==> flow/design.v <==
module reaction_game #(
    parameter CLK_FREQ = 50_000_000    
) (
    input  wire clk,      
    input  wire reset,    
    input  wire button,   
    output reg  [2:0] led_select,  
    output reg  [3:0] time_leds    
);
    localparam integer TICK_CYCLES = CLK_FREQ / 100;  
    reg [31:0] tick_cnt = 0;
    reg tick = 0;
    always @(posedge clk) begin
        if (reset) begin
            tick_cnt <= 0;
            tick <= 0;
        end else if (tick_cnt == TICK_CYCLES-1) begin
            tick_cnt <= 0;
            tick <= 1;
        end else begin
            tick_cnt <= tick_cnt + 1;
            tick <= 0;
        end
    end
    reg [7:0] lfsr = 8'h1;
    wire lfsr_fb = lfsr[7] ^ lfsr[5] ^ lfsr[4] ^ lfsr[3];
    always @(posedge clk) begin
        if (reset)
            lfsr <= 8'h1;
        else if (tick)
            lfsr <= {lfsr[6:0], lfsr_fb};
    end
    reg [1:0] btn_sync = 0;
    always @(posedge clk) btn_sync <= {btn_sync[0], button};
    reg btn_prev = 0;
    wire btn_edge;
    always @(posedge clk) begin
        if (reset)
            btn_prev <= 0;
        else if (tick)
            btn_prev <= btn_sync[1];
    end
    assign btn_edge = btn_sync[1] & ~btn_prev;
    localparam S_IDLE  = 3'd0,
               S_DELAY = 3'd1,
               S_WAIT  = 3'd2,
               S_SHOW  = 3'd3,
               S_ERR   = 3'd4;
    reg [2:0] state = S_IDLE;
    reg [7:0] delay_cnt = 0;     
    reg [3:0] react_cnt = 0;     
    reg [7:0] show_cnt  = 0;     
    reg flash = 0;               
    always @(posedge clk) begin
        if (reset) begin
            state <= S_IDLE;
            led_select <= 3'b000;
            time_leds <= 4'b0000;
            delay_cnt <= 0;
            react_cnt <= 0;
            show_cnt <= 0;
            flash <= 0;
        end else if (tick) begin
            case (state)
                S_IDLE: begin
                    led_select <= 3'b000;
                    time_leds <= 4'b0000;
                    delay_cnt <= lfsr;           
                    if (btn_edge) begin
                        state <= S_ERR;          
                        show_cnt <= 50;          
                    end else begin
                        state <= S_DELAY;
                    end
                end
                S_DELAY: begin
                    if (btn_edge) begin
                        state <= S_ERR;          
                        show_cnt <= 50;
                    end else if (delay_cnt == 0) begin
                        case (lfsr[1:0])
                            2'b00: led_select <= 3'b001;
                            2'b01: led_select <= 3'b010;
                            default: led_select <= 3'b100;
                        endcase
                        react_cnt <= 0;
                        state <= S_WAIT;
                    end else begin
                        delay_cnt <= delay_cnt - 1;
                    end
                end
                S_WAIT: begin
                    if (btn_edge) begin
                        time_leds <= react_cnt;
                        show_cnt <= 100;         
                        state <= S_SHOW;
                    end else begin
                        if (react_cnt != 4'hF)
                            react_cnt <= react_cnt + 1;
                    end
                end
                S_SHOW: begin
                    led_select <= 3'b000;
                    if (show_cnt == 0)
                        state <= S_IDLE;
                    else
                        show_cnt <= show_cnt - 1;
                end
                S_ERR: begin
                    flash <= ~flash;
                    led_select <= flash ? 3'b111 : 3'b000;
                    time_leds <= flash ? 4'b1111 : 4'b0000;
                    if (show_cnt == 0)
                        state <= S_IDLE;
                    else
                        show_cnt <= show_cnt - 1;
                end
            endcase
        end
    end
endmodule
-- From RTL to reports: reaction_game
The steps from the RTL of reaction_game to its reports follow in flow order.
Lines are those of the file above, counted from 1.
Operators: Yosys type, input widths -> output width; for muxes data width and select width s.
Not given: --
- top: reaction_game
- clock port: clk
- cell library: sky130hd
- corner: tt_025C_1v80

-- After elaboration
Yosys after proc, flatten, opt, wreduce and memory -nomap, before mapping. Memory bits, and registers merged into a memory's read port (data or address), are not among the register bits. Print and check cells are not counted.
- output and inout bits: 7
- register bits after elaboration: 75
- noted input port bits: 3
- reduce/logical cells: 20
- noted equality and inequality tests: 17
- noted bitwise logic cells: 6
- $add $sub $neg: 4
- mux-type cells: 27
- operators with widths (cell ; count):
    $mux 8 ; 5
    $add 32x1->32 const B ; 1
    $eq 32x19->1 const B ; 1
    $pmux 8 s3 ; 1
    $mux 4 ; 6
    $mux 3 ; 8
    $sub 8x1->8 const B ; 2
    $logic_not 8->1 ; 2
    $pmux 8 s2 ; 1
    $ne 2x2->1 const B ; 7
    $pmux 4 s3 ; 1
    $pmux 3 s4 ; 1
    $reduce_and 5->1 ; 2
    $pmux 3 s3 ; 1
    $reduce_or 2->1 ; 4
    $reduce_and 4->1 ; 2
    $pmux 4 s2 ; 1
    $eq 3x2->1 const B ; 2
    $reduce_bool 3->1 ; 2
    $reduce_and 6->1 ; 1
    $pmux 3 s2 ; 1
    $reduce_bool 5->1 ; 1
    $ne 2x1->1 const B ; 2
    $reduce_bool 2->1 ; 2
    $add 4x1->4 const B ; 1
    $ne 4x4->1 const B ; 1
    $xor 1x1->1 ; 3
    $eq 3x1->1 const B ; 1
Not listed: further kinds 10, cells in them 11.

-- Depth
Yosys ltp: most cells in a row. Word level: on the elaborated netlist, between registers, memories and ports. Mapped: between sequential cells and ports; inverters and the memories' decode and read muxes count.
- noted depth in word-level cells: 5
- ABC_AREA at 0
- depth in mapped cells at 8

-- Synthesis result
Source: synth_stat.txt of the flow (Yosys; design flattened, memories mapped). It holds for the ABC_AREA given above (unset counts as 0); a run with the other value may have another netlist.
The area totals of this step are shown rounded.
- sequential area: 1501 um^2
- mapped flip-flops: 75
- synthesis area: 3700 um^2
- mapped cells at 442
- cells by type (cell ; count):
    sky130_fd_sc_hd__dfxtp_1 ; 75
    sky130_fd_sc_hd__nor2_1 ; 66
    sky130_fd_sc_hd__xor2_1 ; 20
    sky130_fd_sc_hd__a21oi_1 ; 25
    sky130_fd_sc_hd__nand4_1 ; 20
    sky130_fd_sc_hd__nand2_1 ; 32
    sky130_fd_sc_hd__xnor2_1 ; 13
    sky130_fd_sc_hd__o21ai_0 ; 18
    sky130_fd_sc_hd__nand3_1 ; 17
    sky130_fd_sc_hd__mux2i_1 ; 8
    sky130_fd_sc_hd__nor3_1 ; 14
    sky130_fd_sc_hd__ha_1 ; 5
    sky130_fd_sc_hd__clkbuf_1 ; 16
    sky130_fd_sc_hd__a31oi_1 ; 9
    sky130_fd_sc_hd__nor4_1 ; 8
    sky130_fd_sc_hd__inv_1 ; 13
    sky130_fd_sc_hd__a311oi_1 ; 5
    sky130_fd_sc_hd__a211oi_1 ; 5
Not listed: further types 39, cells in them 73.

-- Timing after synthesis
Source: OpenSTA report_checks on the synthesized netlist (no wires, ideal clock, input and output delay 20% of the period each), path of least setup slack; recovery checks are left aside. Register names are those of the netlist, which keeps one name where synthesis merged equal registers.
- path type: register -> register
- from: register show_cnt[0]
- to: register show_cnt[6]
- noted slack: 333 ps
- clock period at 2130 ps
- buffers on the path at 0
- arrival at 1670 ps
- driving pins on the path: 8
- delay of the path at 1798 ps
- synthesis period reached at 1797 ps
"delay of the path" is the arrival time less input delay plus setup time.
"driving pins on the path" counts driving pins, that of a launching flip-flop among them; a cell with two outputs on the path counts twice.
"synthesis period reached" is the clock period less the worst setup slack; recovery checks do not enter. This is arithmetic on one report: input and output delays are still those of the set period (20% each).
Between the ends stands the longest chain of elaborated cells between them, by number of cells; it is not shown to be the way that was timed. Of several equally long chains one is given.
A line is the first line of the expression or statement that the cell stems from. Yosys adds cells for indexed reads and writes and turns some case tables into memories.
A register here has more assigning lines than the two given.
- path through: sky130_fd_sc_hd__dfxtp_1 > sky130_fd_sc_hd__inv_1 > sky130_fd_sc_hd__ha_1 > sky130_fd_sc_hd__or4b_2 > sky130_fd_sc_hd__a211oi_1 > sky130_fd_sc_hd__o21ai_0 > sky130_fd_sc_hd__a2bb2oi_1 > sky130_fd_sc_hd__nor2_1
- noted cells in the longest elaborated chain: 3
- elaborated cells on any way between the ends at 6
- those cells by class: 1 x add/sub; 1 x eq/ne; 2 x mux; 2 x reduce/logical
- ends and longest elaborated chain, after synthesis (item ; line ; source):
    start: declaration ; 52 ; reg [7:0] show_cnt  = 0;
    start: assignment ; 107 ; show_cnt <= show_cnt - 1;
    start: assignment ; 116 ; show_cnt <= show_cnt - 1;
    $sub 8x1->8 ; 107 ;
    $mux 8 ; 104 ; if (show_cnt == 0)
    $pmux 8 s3 ; 64 ; case (state)
    end: assignment ; 107 ;
    end: assignment ; 116 ;
    end: declaration ; 52 ;

-- Timing after layout
From the final timing report of entry A: the path of least setup slack in the routed layout; clock arrival at registers is part of the times.
The report prints the path's times to 10 ps; the period is as set.
- path type: register -> register
- from: register btn_sync[1]
- to: register show_cnt[2]
- driving pins on the path: 6
- clock period at 3090 ps
- noted slack: 860 ps
- arrival at 2480 ps
- buffers on the path at 0
Between the ends stands the longest chain of elaborated cells between them, by number of cells; it is not shown to be the way that was timed. Of several equally long chains one is given.
A register here has more assigning lines than the two given.
- path through: sky130_fd_sc_hd__dfxtp_1 > sky130_fd_sc_hd__nand2b_1 > sky130_fd_sc_hd__a211oi_1 > sky130_fd_sc_hd__o21ai_2 > sky130_fd_sc_hd__or3_1 > sky130_fd_sc_hd__o31ai_1
- noted cells in the longest elaborated chain: 3
- elaborated cells on any way between the ends at 7
- those cells by class: 2 x eq/ne; 3 x mux; 1 x logic; 1 x reduce/logical
- ends and longest elaborated chain, post-layout (item ; line ; source):
    start: declaration ; 33 ; reg [1:0] btn_sync = 0;
    start: assignment ; 34 ; always @(posedge clk) btn_sync <= {btn_sync[0], button};
    $and 1x1->1 ; 43 ; assign btn_edge = btn_sync[1] & ~btn_prev;
    $mux 8 ; 93 ; if (btn_edge) begin
    $pmux 8 s3 ; 64 ; case (state)
    end: assignment ; 107 ; show_cnt <= show_cnt - 1;
    end: assignment ; 116 ; show_cnt <= show_cnt - 1;
    end: declaration ; 52 ; reg [7:0] show_cnt  = 0;

Settings and measured results of 2 stored flow runs for module reaction_game (sky130hd), not sorted in any way. The constraints put input and output delay at 20% of the set period each and load the outputs with 0.01 pF.
"achieved clock period" means the clock period less the worst setup slack. The figure is calculated, with input and output delays left at 20% of the set period.
"critical path time" = time allowed to the worst setup path (clock period - input delay - output delay, where it has them) - its slack; a late launch clock adds to it, a late capture clock takes from it.
By "overall power" is meant OpenSTA's value without simulated activity: inputs other than the clock are taken to toggle once in ten clock periods, and the tool carries that through the logic.
"critical path time" is known to 10 ps.
The measured numbers are rounded.

Entry A

==> flow/run.sh <==
#!/bin/bash
# the make line also repeats the synthesis and layout settings of config.mk as NAME=value (left out here)
make -C /OpenROAD-flow-scripts/flow DESIGN_CONFIG=/design/flow/config.mk WORK_HOME=/design/flow/orfs CLKGATE_MAP_FILE= finish
==> flow/config.mk <==
export PLATFORM = sky130hd
export DESIGN_NAME = reaction_game
export DESIGN_NICKNAME = reaction_game
export VERILOG_FILES = /design/flow/design.v
export SDC_FILE = /design/flow/constraint.sdc
export NUM_CORES = 4
export LEC_CHECK = 0
export CAP_MARGIN = 20
export CORE_MARGIN = 4
export CORE_UTILIZATION = 25
export CTS_CLUSTER_DIAMETER = 177
export MAX_ROUTING_LAYER = met5
export PLACE_DENSITY = 0.9
export SLEW_MARGIN = 20
==> flow/constraint.sdc <==
create_clock -name core_clock -period 3.09 [get_ports {clk}]
set_input_delay 0.6180 -clock core_clock [delete_from_list [all_inputs] [get_ports {clk}]]
set_output_delay 0.6180 -clock core_clock [all_outputs]
set_load 0.01 [all_outputs]

Measured in entry A:
- smallest hold slack at 336 ps
- noted the chip area after synthesis (Yosys): 3700 um^2
- noted the achieved clock period: 2232 ps
- noted the post-route setup TNS: 0 ps
- noted the worst setup slack after layout: 858 ps
- critical path time at 2230 ps
- kind of the worst setup path: register -> register
- utilization of the finished layout at 29.6 %
- die outline area: 16810 um^2
- overall power: 2.135 mW
- noted the standard-cell area of the final layout: 4309 um^2

Entry B

==> flow/run.sh <==
#!/bin/bash
# the make line also repeats the synthesis and layout settings of config.mk as NAME=value (left out here)
make -C /OpenROAD-flow-scripts/flow DESIGN_CONFIG=/design/flow/config.mk WORK_HOME=/design/flow/orfs CLKGATE_MAP_FILE= finish
==> flow/config.mk <==
export PLATFORM = sky130hd
export DESIGN_NAME = reaction_game
export DESIGN_NICKNAME = reaction_game
export VERILOG_FILES = /design/flow/design.v
export SDC_FILE = /design/flow/constraint.sdc
export NUM_CORES = 4
export LEC_CHECK = 0
export CAP_MARGIN = 0
export CORE_MARGIN = 2
export CORE_UTILIZATION = 32
export CTS_CLUSTER_DIAMETER = 59
export CTS_CLUSTER_SIZE = 86
export GPL_ROUTABILITY_DRIVEN = 0
export GPL_TIMING_DRIVEN = 1
export HOLD_SLACK_MARGIN = 0.14
export MAX_ROUTING_LAYER = met5
export PLACE_DENSITY_LB_ADDON = 0.0
export SETUP_SLACK_MARGIN = 0.16
export SLEW_MARGIN = 35
==> flow/constraint.sdc <==
create_clock -name core_clock -period 2.83 [get_ports {clk}]
set_input_delay 0.5660 -clock core_clock [delete_from_list [all_inputs] [get_ports {clk}]]
set_output_delay 0.5660 -clock core_clock [all_outputs]
set_load 0.01 [all_outputs]

Measured in entry B:
- smallest hold slack at 327 ps
- noted the chip area after synthesis (Yosys): 3700 um^2
- noted the achieved clock period: 2324 ps
- noted the post-route setup TNS: 0 ps
- noted the worst setup slack after layout: 506 ps
- critical path time at 2320 ps
- kind of the worst setup path: register -> register
- utilization of the finished layout at 37.5 %
- die outline area: 12440 um^2
- overall power: 2.245 mW
- noted the standard-cell area of the final layout: 4264 um^2
